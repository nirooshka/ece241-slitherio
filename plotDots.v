==> flow/design.v <==
module plotDots (
	clk,  resetn, plot_colour, 
	plot_x,
	plot_y,
	plot_en,
	done_ploting_init_dots,
	doneclear
 );
 input clk;
 input resetn;
 output plot_en;
 output [7:0] plot_x;
 output [6:0] plot_y;
 output [2:0] plot_colour;
 output done_ploting_init_dots;
 output doneclear;
 wire [2:0] rand_colour;
 wire [6:0] counterDot;
 reg [7:0] counterAsync = 8'b00110110;
 wire [7:0] offset_x;
 wire [6:0] offset_y; 
 always @ (posedge clk) 
 begin
	counterAsync <= counterAsync + 1'b1; 
 end   
 LFSR8 lfsrX(.clk(clk), .shift(offset_x), .resetn(resetn), .counterAsync(counterAsync));
 LFSR7 lfsrY(clk, offset_y, resetn, counterAsync[6:0]);
 LFSR3 lsfrCOLOUR (clk, rand_colour, resetn, counterAsync[2:0]);
 xy_plot_control xy_plot_controller ( 
  .clk(clk),
  .resetn(resetn), 
  .rand_colour(rand_colour),
  .offset_x(offset_x),
  .offset_y(offset_y),
  .plot_x(plot_x), 
  .plot_y(plot_y), 
  .plot_en(plot_en),
  .plot_colour(plot_colour),
  .counterDot(counterDot),
  .done(done_ploting_init_dots),
  .doneclear(doneclear)
 );
endmodule 
module LFSR8 (clk, shift, resetn, counterAsync);
input clk;
 input [7:0]counterAsync;
 input resetn;
 output reg [7:0] shift = 7'd1;
 always@(posedge clk) begin
	 if (!resetn) begin
	 shift <= counterAsync;
	 end
	 else begin
	  shift <= shift<<1;
	  shift[0] <= (shift[1] ^ shift[2]) ^ (shift[3] ^ shift[7]);
	 end
 end
endmodule
module LFSR7 (clk,shift, resetn, counterAsync);
input clk;
 input [6:0]counterAsync;
 input resetn;
 output reg [6:0] shift= 6'd1;
 always@(posedge clk) begin
  if (!resetn) begin
 shift <= counterAsync;
 end
 else begin
  shift <= shift<<1;
  shift[0] <= (shift[1] ^ shift[2]) ^ (shift[3] ^ shift[6]);
  end
 end
endmodule
module LFSR3 (clk,shift, resetn, counterAsync);
input clk;
 input [2:0]counterAsync;
 input resetn;
 output reg [2:0] shift = 2'd1;
 always@(posedge clk) begin
 if (!resetn) begin
 shift <= counterAsync;
 end
 else begin
  shift <= shift<<1;
  shift[0] <= (shift[1] ^ shift[2]);
  end
 end
endmodule
module xy_plot_control (clk, resetn,  rand_colour,  offset_x,  offset_y, plot_x, plot_y, plot_colour, plot_en, counterDot, done, doneclear);
 input clk, resetn;
 input [7:0] offset_x;
 input [6:0] offset_y;
 input [2:0] rand_colour;
 output reg plot_en;
 output reg [7:0] plot_x;
 output reg [6:0] plot_y;
 output reg [2:0] plot_colour;
 output reg [6:0] counterDot;
 output reg done, doneclear;
 reg [3:0] state;
 localparam [3:0] INIT = 4'd0;
 localparam[3:0] PLOT = 4'd1;
 localparam [3:0] DONE = 4'd2;
 localparam [3:0] CLEAR_VGA_MEM = 4'd3;
 reg [7:0] x;
 reg [6:0] y;
 reg [2:0] set_colour;
 always@(posedge clk) begin
  if (!resetn) begin  
   state <= INIT;
   done <= 0;
  end 
  else begin   
   case(state)  
    INIT: 
     begin
      plot_x <= 0;
      plot_y <= 0;
      plot_en <= 0;  
      state <= CLEAR_VGA_MEM;
		counterDot <= 0;
		doneclear <= 1'b0;
    end
	 CLEAR_VGA_MEM:
	  begin
	      if (plot_x == 8'b11111111 && plot_y == 7'b1111111) begin
				state <= PLOT;
				plot_colour <= 0;
				plot_en <= 1;
				doneclear <= 1'b1;
			end else begin
				if (plot_x == 8'b11111111) begin
					plot_y <= plot_y + 1'b1;
					plot_x <= 8'b0;
				end 
				else begin
					plot_x <= plot_x + 1'b1;
				end
				state <= CLEAR_VGA_MEM;
				plot_colour <= 0;
				plot_en <= 1;
			end		
	  end
    PLOT:
     begin 
		if(counterDot==7'b1111111) begin
       plot_en <= 0;
		 state <= DONE;
		 counterDot <= 0;
      end 
		else begin
       plot_x <= offset_x;
       plot_y <= offset_y;
       plot_en <= 1; 
		 counterDot <= counterDot+1'b1;
       plot_colour <= rand_colour;       
       state <= PLOT;   
      end
     end
	 DONE: begin
	    plot_en <= 0;
		 done <= 1;
     end
	default: 
      begin
		state <= INIT;
      plot_x <= 0;
      plot_y <= 0;
      plot_en <= 0;      
      end
   endcase
  end 
 end 
endmodule
======== Tool chain data of plotDots ========
Tool output for the design above, in the order of the flow.
Lines are those of the file above, counted from 1.
Library cell names are shortened.
A cell with n/a has no value.
set-up
  top ..................................... plotDots
  clock port .............................. clk
  library ................................. sky130hd
  corner .................................. tt_025C_1v80

======== After elaboration ========
Yosys after proc, flatten, opt, wreduce and memory -nomap, before mapping. Memory bits, and registers merged into a memory's read port (data or address), are not among the register bits. Print and check cells are not counted. Equal cells are merged and count once.
cells by class
  bitwise operators ....................... 8
  add/sub/neg operators ................... 4
  eq/ne operators ......................... 10
  reduce/logical cells .................... 10
  mux-type cells .......................... 25
operators with widths
  operator                                                count
  two-way mux 7 bit                                       5
  case mux 8 bit (select 3 bit)                           1
  two-way mux 8 bit                                       3
  case mux 7 bit (select 3 bit)                           1
  adder 8 x 1 -> 8 bit (second input constant)            2
  case mux 4 bit (select 4 bit)                           1
  adder 7 x 1 -> 7 bit (second input constant)            2
  == test 7 bit (second input constant)                   2
  case mux 7 bit (select 2 bit)                           1
  == test 4 x 2 -> 1 bit (second input constant)          2
  == test 8 bit (second input constant)                   1
  bitwise XOR 1 bit                                       7
  nonzero test 2 bit                                      3
  AND reduction 3 bit                                     2
  case mux 3 bit (select 2 bit)                           1
  two-way mux 6 bit                                       1
  two-way mux 2 bit                                       3
  AND reduction 5 bit                                     1
  two-way mux 1 bit                                       5
  inequality test 2 x 1 -> 1 bit (second input constant)  2
  inequality test 2 bit (second input constant)           2
  == test 4 x 1 -> 1 bit (second input constant)          1
  zero test 4 bit                                         1
  AND reduction 4 bit                                     1
  case mux 1 bit (select 2 bit)                           2
  two-way mux 3 bit                                       1
  AND reduction 2 bit                                     1
  logical AND 1 bit                                       1
  NOT 1 bit                                               1
bit counts
  output and inout port bits .............. 21
  elaborated cells ........................ 69
  bits in registers ....................... 58
  input port bits ......................... 2

======== Longest topological paths ========
Longest topological path by Yosys (ltp), each cell counted once; first at word level (registers and memories cut), then after technology mapping (sequential cells cut; the memories' decode and read muxes count).
depth
  word-level depth ........................ 4
  ABC_AREA ................................ 0
  gate-level depth with buffers ........... 5

======== After synthesis ========
Yosys stat after the flow's synthesis: flattened, memories mapped to cells. It holds for the ABC_AREA given above (unset counts as 0); a run with the other value may have another netlist.
The area totals of this step are shown rounded.
cell types
  cell type  count  total area (um^2)
  edfxtp_1   27     810.778
  dfxtp_1    31     620.595
  nand2_1    53     198.941
  xnor2_1    15     131.376
  xor2_1     13     113.859
  o21ai_0    15     75.072
  nor2_1     19     71.318
  nand3_1    12     60.058
  ha_1       4      50.048
  and2_1     6      37.536
  and3_1     4      25.024
  a21oi_1    4      20.019
  a22o_1     2      17.517
  o21ai_2    2      17.517
  clkbuf_1   4      15.014
  inv_1      4      15.014
  o21a_1     2      15.014
  nand4_1    2      12.512
Not listed: further types 12, cells in them 14.
mapped netlist
  standard cells after synthesis .......... 233
  synthesis area .......................... 2,410 um^2
  flip-flop cells ......................... 58
  sequential part of the area ............. 1,430 um^2
  buffer cells ............................ 6
The figures by module come from a second, unflattened synthesis with its own total; it is not the netlist above.
unflattened totals
  cell total of the unflattened synthesis .. 214
  area total of the unflattened synthesis .. 2,440 um^2
Each row is one instance without its submodules.
by module
  module           cells  seq. area (um^2)  area (um^2)  instances
  xy_plot_control  142    911               1,530        1
  LFSR8            21     160               279          1
  plotDots         24     160               277          1
  LFSR7            19     140               254          1
  LFSR3            8      60.1              100          1

======== Worst setup path after synthesis ========
Path of least setup slack by OpenSTA after synthesis, without wires, with an ideal clock, recovery checks aside; 20% of the period is set as input and as output delay. Where synthesis merged equal registers, the netlist keeps one of their names.
path after synthesis
  kind .................................... register -> register
  start ................................... register xy_plot_controller.plot_y[0]
  end ..................................... register xy_plot_controller.plot_x[0]
  arrival time ............................ 1.764 ns
  stages on the path ...................... 6
  time at the first pin ................... 0.000 ns
  path buffers ............................ 0
  clock period ............................ 2.05 ns
  setup slack ............................. -0.097 ns
  required time ........................... 1.667 ns
  path delay .............................. 2.147 ns
  setup time .............................. 0.383 ns
  period reached after synthesis .......... 2.147 ns
"path delay" = arrival - input delay + setup time.
"stages on the path": output pins that drive a net of the path, with the launching flip-flop's if there is one; two outputs of one cell count as two.
"period reached after synthesis" is the clock period less the worst setup slack; recovery checks do not enter. This is arithmetic on one report: input and output delays are still those of the set period (20% each).
Between the ends stands the longest chain of elaborated cells between them, by number of cells; it is not shown to be the way that was timed. Of several equally long chains one is given.
Each line given opens the expression or statement behind the cell; cells for indexed reads and writes are added by Yosys, which also makes memories of some case tables.
A register here has more assigning lines than the two given.
The path ends at the enable pin of a flip-flop; only ways to that pin are counted.
on the way, after synthesis
  path through ............................ edfxtp_1 -> ha_1 -> nand3_1 -> nor2_1 -> and3_2 -> nor3_1
  cells in the longest elaborated chain ... 4
RTL lines, path after synthesis
  what                   line  RTL
  start, declared        96    output reg [6:0] plot_y;
  start, assigned        133   plot_y <= plot_y + 1'b1;
  start, assigned        153   plot_y <= offset_y;
  == test 7 bit          126   if (plot_x == 8'b11111111 && plot_y == 7'b1111111) begin
  logical AND 1 bit      126
  inequality test 2 bit  n/a
  AND reduction 4 bit    n/a
  end, assigned          137   plot_x <= plot_x + 1'b1;
  end, assigned          152   plot_x <= offset_x;
  end, declared          95    output reg [7:0] plot_x;

======== Worst path after layout ========
From the final timing report of record 1: the path of least setup slack in the routed layout; clock arrival at registers is part of the times.
path post-layout
  kind .................................... register -> output
  start ................................... register xy_plot_controller.plot_y[3]
  end ..................................... output port plot_y[3]
  clock period ............................ 2.21 ns
  stages on the path ...................... 2
  arrival time ............................ 1.28 ns
  time at the first pin ................... 0.33 ns
  setup slack ............................. 0.49 ns
  path buffers ............................ 1
  required time ........................... 1.77 ns
A register here has more assigning lines than the two given.
on the way, post-layout
  path through ............................ edfxtp_1 -> clkdlybuf4s50_1
  cells in the longest elaborated chain ... 0
RTL lines, path post-layout
  what             line  RTL
  start, declared  96    output reg [6:0] plot_y;
  start, assigned  133   plot_y <= plot_y + 1'b1;
  start, assigned  153   plot_y <= offset_y;
  end, declared    13    output [6:0] plot_y;

Below are 2 stored runs of the flow (Yosys, OpenROAD; platform sky130hd) on plotDots, each with its settings and what was measured, unordered. Constraints: input delay and output delay 20% of the set period each, output load 0.01 pF.
"worst path time" is the time allowed to the run's worst setup path (the clock period less input and output delay, where it has them) less its slack. Clock arrival times count: a late capture clock shortens it, a late launch clock lengthens it.
"total power after layout": no workload was simulated; the value follows from the tool's default switching activity.
Measured values are rounded.

---- record 1 ----
settings
  period_ns = 2.21
  CORE_UTILIZATION = 44
  SETUP_SLACK_MARGIN = 0.43
  PLACE_DENSITY_LB_ADDON = 0.06
  GPL_TIMING_DRIVEN = 1
  GPL_ROUTABILITY_DRIVEN = 1
  CTS_CLUSTER_SIZE = 75
  CTS_CLUSTER_DIAMETER = 327
  MIN_ROUTING_LAYER = met2
  MAX_ROUTING_LAYER = met4
  CAP_MARGIN = 20
  CORE_MARGIN = 2
  SLEW_MARGIN = 20
results
  total power after layout ................ 0.0022 W
  chip area after synthesis (Yosys) ....... 2,410 um^2
  standard-cell area after layout ......... 3,090 um^2
  utilization ............................. 59.4 %
  setup slack of the critical path ........ 0.485 ns
  worst path time ......................... 1.28 ns
  class of the worst setup path ........... register -> output
  die area ................................ 6,100 um^2

---- record 2 ----
settings
  period_ns = 2.63
  CAP_MARGIN = 20
  CORE_MARGIN = 2
  CORE_UTILIZATION = 40
  SLEW_MARGIN = 20
results
  total power after layout ................ 0.002 W
  chip area after synthesis (Yosys) ....... 2,410 um^2
  standard-cell area after layout ......... 2,960 um^2
  utilization ............................. 50.3 %
  setup slack of the critical path ........ 0.699 ns
  worst path time ......................... 1.93 ns
  class of the worst setup path ........... register -> register
  die area ................................ 6,670 um^2
